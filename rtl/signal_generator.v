==> flow/design.v <==
`timescale 1ns/1ps
module signal_generator(
    input   wire            clk,
    input   wire            reset,
    input   wire [15:0]     tph,
    input   wire [15:0]     tpl,
    output  reg             signal_out,
    output  reg             signal_cycle
);
reg [11:0]                  tph_cycles;
reg [11:0]                  tpl_cycles;
reg [11:0]                  high_cycles;
reg [11:0]                  counter;
always @(posedge clk) begin
    if (reset) begin
        signal_out<=1;
        counter<=0;
        tph_cycles<=convert_to_cycles(tph);
        tpl_cycles<=convert_to_cycles(tpl);
        high_cycles<=10;
    end else begin
            if (counter < tph_cycles) begin
                if (counter < high_cycles) signal_cycle = 1; else signal_cycle = 0;
                signal_out <= 1;
                counter <= counter + 1;
            end else if (counter < tph_cycles + tpl_cycles-1) begin
                signal_out <= 0;
                counter <= counter + 1;
            end else begin
                counter <= 0;
                tph_cycles <= convert_to_cycles(tph);
                tpl_cycles <= convert_to_cycles(tpl);
            end
    end
end
function [11:0] convert_to_cycles(input [15:0] time_in_microseconds_format);
    reg [6:0]   first_digit;
    reg [7:0]   second_digit;
    reg [11:0]  time_in_microseconds;
    begin
        first_digit = time_in_microseconds_format[14:8];
        second_digit = time_in_microseconds_format[7:0];
        time_in_microseconds = first_digit * 10 + second_digit;
        convert_to_cycles = time_in_microseconds * 10;
    end
endfunction
endmodule
# Reports on signal_generator

What the tools print for signal_generator, step after step.
Line numbers count from 1 in the design file above.
Operators carry their Yosys type and port widths (W data, S select, Z words).
Library cell names are shortened.
Not given: n/a

Top: signal_generator
Clock: clk
Cell library: sky130hd
Corner: tt_025C_1v80

# After elaboration

Counts by Yosys on the flattened word-level netlist (proc, flatten, opt, wreduce; memories kept). Register bits leave out memories and registers merged into their read ports (data or address). Print and check cells are left out. Cells with the same type and inputs are merged into one.

Add/subtract/negate cells: 5
Multiply operators: 4
$lt $le $gt $ge: 3
Equal/unequal tests: 2
Muxes and demuxes: 9
Bitwise operators: 1
Reductions and logical operators: 3

Operators by type and width:

| cell                    | number |
| $mux W12                | 8 |
| $mul A12 B3 Y11 const B | 2 |
| $mul A7 B3 Y10 const B  | 2 |
| $lt A12 B32 Y1          | 1 |
| $add A11 B8 Y12         | 2 |
| $sub A13 B1 Y14 const B | 1 |
| $add A12 B12 Y13        | 1 |
| $add A12 B1 Y12 const B | 1 |
| $lt A12 B12 Y1          | 1 |
| $lt A12 B4 Y1 const B   | 1 |
| $ne A2 B2 Y1 const B    | 2 |
| $reduce_and A2 Y1       | 2 |
| $reduce_or A2 Y1        | 1 |
| $not A1 Y1              | 1 |
| $mux W1                 | 1 |

Register bits after elaboration: 38
Input port bits: 34
Output and inout bits: 2
Word-level cells: 34

# Longest topological paths

Depth = most cells in a row (Yosys ltp): at word level without a register or memory, in the mapped netlist without a sequential cell, where the memories' decode and read muxes count.

Depth after elaboration: 6
ABC_AREA: 1
Depth in mapped cells: 25
Mapped depth without buffers: 25

# Mapped cells and area

Source: synth_stat.txt of the flow (Yosys; design flattened, memories mapped). It holds for the ABC_AREA given above (unset counts as 0); a run with the other value may have another netlist.

Cells by type:

| cell     | number | total area (um^2) |
| ha_1     | 106    | 1.33E+03 |
| edfxtp_1 | 23     | 690.662 |
| nand2_1  | 107    | 401.635 |
| inv_1    | 105    | 394.128 |
| dfxtp_1  | 13     | 260.25 |
| xor2_1   | 29     | 253.994 |
| a21oi_1  | 46     | 230.221 |
| fa_1     | 7      | 140.134 |
| nand3_1  | 26     | 130.125 |
| nor2_1   | 33     | 123.869 |
| xnor2_1  | 10     | 87.584 |
| nand2_2  | 13     | 81.328 |
| o21ai_0  | 11     | 55.053 |
| inv_2    | 13     | 48.797 |
| nand3_2  | 4      | 40.038 |
| a31oi_1  | 6      | 37.536 |
| nand4_1  | 6      | 37.536 |
| nand3b_1 | 3      | 22.522 |

Other cell types: 22; their cells: 30.

Standard cells after synthesis: 591
Cell area after synthesis: 4,615.7 um^2
Sequential area: 950.9 um^2
Flip-flops: 36
Buffer cells: 2

# Path before layout

Path of least setup slack by OpenSTA after synthesis, without wires, with an ideal clock, recovery checks aside; 20% of the period is set as input and as output delay. Where synthesis merged equal registers, the netlist keeps one of their names.

Kind: input-to-reg
From: input port tph[9]
To: register tph_cycles[11]
Period: 6,970 ps
External input delay: 1,394 ps
Library setup time: 260 ps
Launch time at the first pin: 1,394 ps
Arrival time: 4,551 ps
Required time: 6,710 ps
Path slack: 2,158 ps
Path delay: 3,417 ps
Stages on the path: 21
Buffers on the path: 0
Period reached after synthesis: 4,812 ps

"path delay" is the arrival time less input delay plus setup time.
"stages on the path" counts driving pins, that of a launching flip-flop among them; a cell with two outputs on the path counts twice.
"period reached after synthesis" = period - worst setup slack (recovery checks aside). The figure is calculated, with input and output delays left at 20% of the set period.
Between the ends stands the longest chain of elaborated cells between them, by number of cells; it is not shown to be the way that was timed. Of several equally long chains one is given.
Each line given opens the expression or statement behind the cell; cells for indexed reads and writes are added by Yosys, which also makes memories of some case tables.

Cell sequence: ha_1 > ha_1 > inv_1 > fa_1 > inv_1 > ha_1 > inv_1 > o21bai_1 > a21oi_1 > o21ai_0 > or2_1 > nand2_1 > inv_1 > ha_1 > ha_1 > nand2_1 > nor2_1 > nand2_1 > o211ai_1 > xor2_1 > xor2_1
Cells in the longest elaborated chain: 6
Elaborated cells on any way between the ends: 6
RTL lines with such cells: 5
Those cells by class: add/sub: 1; mul: 2; mux: 3

RTL lines, path after synthesis:

| what            | line | source |
| start, declared | 5    | `input   wire [15:0]     tph,` |
| $mul A7 B3 Y10  | 43   | `time_in_microseconds = first_digit * 10 + second_digit;` |
| $add A11 B8 Y12 | 43   |  |
| $mul A12 B3 Y11 | 44   | `convert_to_cycles = time_in_microseconds * 10;` |
| $mux W12        | 26   | `end else if (counter < tph_cycles + tpl_cycles-1) begin` |
| $mux W12        | 22   | `if (counter < tph_cycles) begin` |
| $mux W12        | 15   | `if (reset) begin` |
| end, assigned   | 18   | `tph_cycles<=convert_to_cycles(tph);` |
| end, assigned   | 31   | `tph_cycles <= convert_to_cycles(tph);` |
| end, declared   | 10   | `reg [11:0]                  tph_cycles;` |

# Worst path after layout

From the final timing report of stored run 1: the path of least setup slack in the routed layout; clock arrival at registers is part of the times.
The path's times are printed in steps of 10 ps; the period is the one set.

Kind: input-to-reg
From: input port tpl[12]
To: register tpl_cycles[11]
Period: 6,660 ps
External input delay: 1,330 ps
Library setup time: 240 ps
Launch time at the first pin: 1,330 ps
Arrival time: 5,060 ps
Required time: 6,700 ps
Path slack: 1,650 ps
Stages on the path: 25
Buffers on the path: 1

Between the ends stands the longest chain of elaborated cells between them, by number of cells; it is not shown to be the way that was timed. Of several equally long chains one is given.

Cell sequence: clkdlybuf4s50_1 > ha_4 > ha_1 > nand2_1 > nand2_1 > a31oi_1 > xor2_1 > inv_1 > ha_4 > nand2_2 > inv_1 > nand2_1 > nand2_1 > a21oi_2 > nand2_1 > nand2_1 > inv_1 > ha_1 > ha_1 > a21oi_2 > o21ai_1 > a31oi_1 > inv_1 > nand2_1 > nand2_1
Cells in the longest elaborated chain: 6
Elaborated cells on any way between the ends: 6
RTL lines with such cells: 5
Those cells by class: add/sub: 1; mul: 2; mux: 3

RTL lines, path post-layout:

| what            | line | source |
| start, declared | 6    | `input   wire [15:0]     tpl,` |
| $mul A7 B3 Y10  | 43   | `time_in_microseconds = first_digit * 10 + second_digit;` |
| $add A11 B8 Y12 | 43   |  |
| $mul A12 B3 Y11 | 44   | `convert_to_cycles = time_in_microseconds * 10;` |
| $mux W12        | 26   | `end else if (counter < tph_cycles + tpl_cycles-1) begin` |
| $mux W12        | 22   | `if (counter < tph_cycles) begin` |
| $mux W12        | 15   | `if (reset) begin` |
| end, assigned   | 19   | `tpl_cycles<=convert_to_cycles(tpl);` |
| end, assigned   | 32   | `tpl_cycles <= convert_to_cycles(tpl);` |
| end, declared   | 11   | `reg [11:0]                  tpl_cycles;` |

Wiki page: signal_generator / flow data

Flow measurements of signal_generator on sky130hd: 2 stored runs with different settings, listed in no order. Input and output delays are each 20% of the period that was set; the output load is 0.01 pF.
"period achieved" = clock period - worst setup slack. The figure is calculated, with input and output delays left at 20% of the set period.
"time of the worst setup path" = time allowed to the worst setup path (clock period - input delay - output delay, where it has them) - its slack; a late launch clock adds to it, a late capture clock takes from it.
"total design power": no workload was simulated; the value follows from the tool's default switching activity.
"time of the worst setup path" is known to 10 ps.
Among the settings, - means not set for that run.
Results: - = not shown.

| name                                   | stored run 1 | stored run 2 |
| period_ns                              | 6.66         | 9.63         |
| CORE_UTILIZATION                       | 67           | 66           |
| SETUP_SLACK_MARGIN                     | 1.63         | 0.27         |
| PLACE_DENSITY_LB_ADDON                 | 0.18         | 0.28         |
| CORE_MARGIN                            | 3            | 4            |
| ABC_AREA                               | 1            | -            |
| GPL_ROUTABILITY_DRIVEN                 | 1            | -            |
| CAP_MARGIN                             | 25           | 20           |
| SLEW_MARGIN                            | 20           | 10           |
| CELL_PAD_IN_SITES_DETAIL_PLACEMENT     | -            | 2            |
| CTS_CLUSTER_SIZE                       | -            | 35           |
| MAX_ROUTING_LAYER                      | -            | met5         |
| netlist area reported by Yosys (um^2)  | 4,615.7      | -            |
| overall die area (um^2)                | 7,921.0      | -            |
| standard-cell area after layout (um^2) | 5,490.3      | -            |
| utilization of the finished layout (%) | 84.5         | -            |
| lowest setup slack (ps)                | 1,646        | -            |
| total negative slack (ps)              | 0            | -            |
| lowest hold slack (ps)                 | 500          | -            |
| total design power (mW)                | 2.530        | -            |
| period achieved (ps)                   | 5,014        | -            |
| time of the worst setup path (ps)      | 3,680        | -            |
| worst setup path kind                  | input-to-reg | -            |

Stored run 2: did not finish, placement stopped with DPL-0033
